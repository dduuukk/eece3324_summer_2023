==> flow/design.v <==
`timescale 1ns / 1ps
module reg32negative(
    input [31:0] d,
    output [31:0] abus,
    output [31:0] bbus,
    input aselect,
    input bselect,
    input clk,
    input dselect   
    );
    reg [31:0] q;
    wire newclk;
    assign newclk = dselect & clk;
    always@(negedge clk)
        if (dselect==1'b1) q = d;
    assign abus = aselect ? q : 32'bz;
    assign bbus = bselect ? q : 32'bz;
endmodule
* From RTL to reports: reg32negative *
Tool output for the design above, in the order of the flow.
Line numbers count from 1 in the design file above.
Library cell names are shortened.
The mark - stands for no value.

design
  top = reg32negative
  clock input = clk
  library = sky130hd
  library corner = tt_025C_1v80

* Word level *
Source: Yosys, flattened and elaborated, memories not mapped. Widths are those after wreduce; folded enables and synchronous resets count as part of the registers. Registers that Yosys merges into a memory's read port (data or address) are not register bits. Print and check cells do not count. Equal cells are merged and count once.

cells by class
  add/sub/neg operators = 0
  multipliers = 0
  divide/modulo/power cells = 0
  magnitude comparators = 0
  equality and inequality tests = 0
  shift-type cells = 0
  mux-type cells = 2
  bitwise logic cells = 0
  reductions and logical operators = 0

operators by type and width
  operator           number
  32-bit 2-to-1 mux  2

storage and ports
  bits in registers = 32
  latch bits = 0
  memory bits (writable) = 0
  bits in read-only memories = 0
  clocked read ports x word width = 0
  memories kept = 0
  input port bits = 36
  output and inout port bits = 64
  word-level cells = 3

* Longest topological paths *
Yosys ltp: most cells in a row. Word level: on the elaborated netlist, between registers, memories and ports. Mapped: between sequential cells and ports; inverters and the memories' decode and read muxes count.

depth
  depth in word-level cells = 1
  ABC_AREA = 0
  mapped depth = 1
  mapped depth without buffers = 1

* Synthesis result *
Source: synth_stat.txt of the flow (Yosys; design flattened, memories mapped). It holds for the ABC_AREA given above (unset counts as 0); a run with the other value may have another netlist.
The area totals of this step are shown rounded.

cell types
  cell      number  total area (µm²)
  edfxtp_1  32      960.922
  buf_4     32      240.23
  inv_1     1       3.754

mapped netlist
  standard cells after synthesis = 65
  chip area (Yosys) = 1205 µm²
  sequential area = 960.9 µm²
  flip-flop cells = 32
  buffer cells = 32

Measured results for reg32negative: 2 stored runs of the Yosys and OpenROAD flow on sky130hd. The settings differ; the order carries no meaning. The constraints put input and output delay at 20% of the set period each and load the outputs with 0.01 pF.
"power consumption" rests on the timing tool's default activity at the inputs, not on a simulated workload.
Measured values are rounded.
Settings: -- = not set for that run.
Results: -- = not shown.

name                                     run 1     run 2
period_ns                                3.21      2.13
CORE_UTILIZATION                         18        71
SETUP_SLACK_MARGIN                       0.68      -0.03
CORE_ASPECT_RATIO                        1.25      0.53
CORE_MARGIN                              4         2
GPL_ROUTABILITY_DRIVEN                   1         0
CTS_CLUSTER_SIZE                         39        --
CAP_MARGIN                               40        20
MIN_ROUTING_LAYER                        met1      met2
SLEW_MARGIN                              20        20
ABC_AREA                                 --        0
GPL_TIMING_DRIVEN                        --        1
worst setup slack after layout (ns)      0.078     --
die area (µm²)                           8075      --
chip area after synthesis (Yosys) (µm²)  1205      --
power consumption (W)                    0.001065  --
standard-cell area after routing (µm²)   1933      --

Run 2: no results, floorplanning failed with PDN-0185
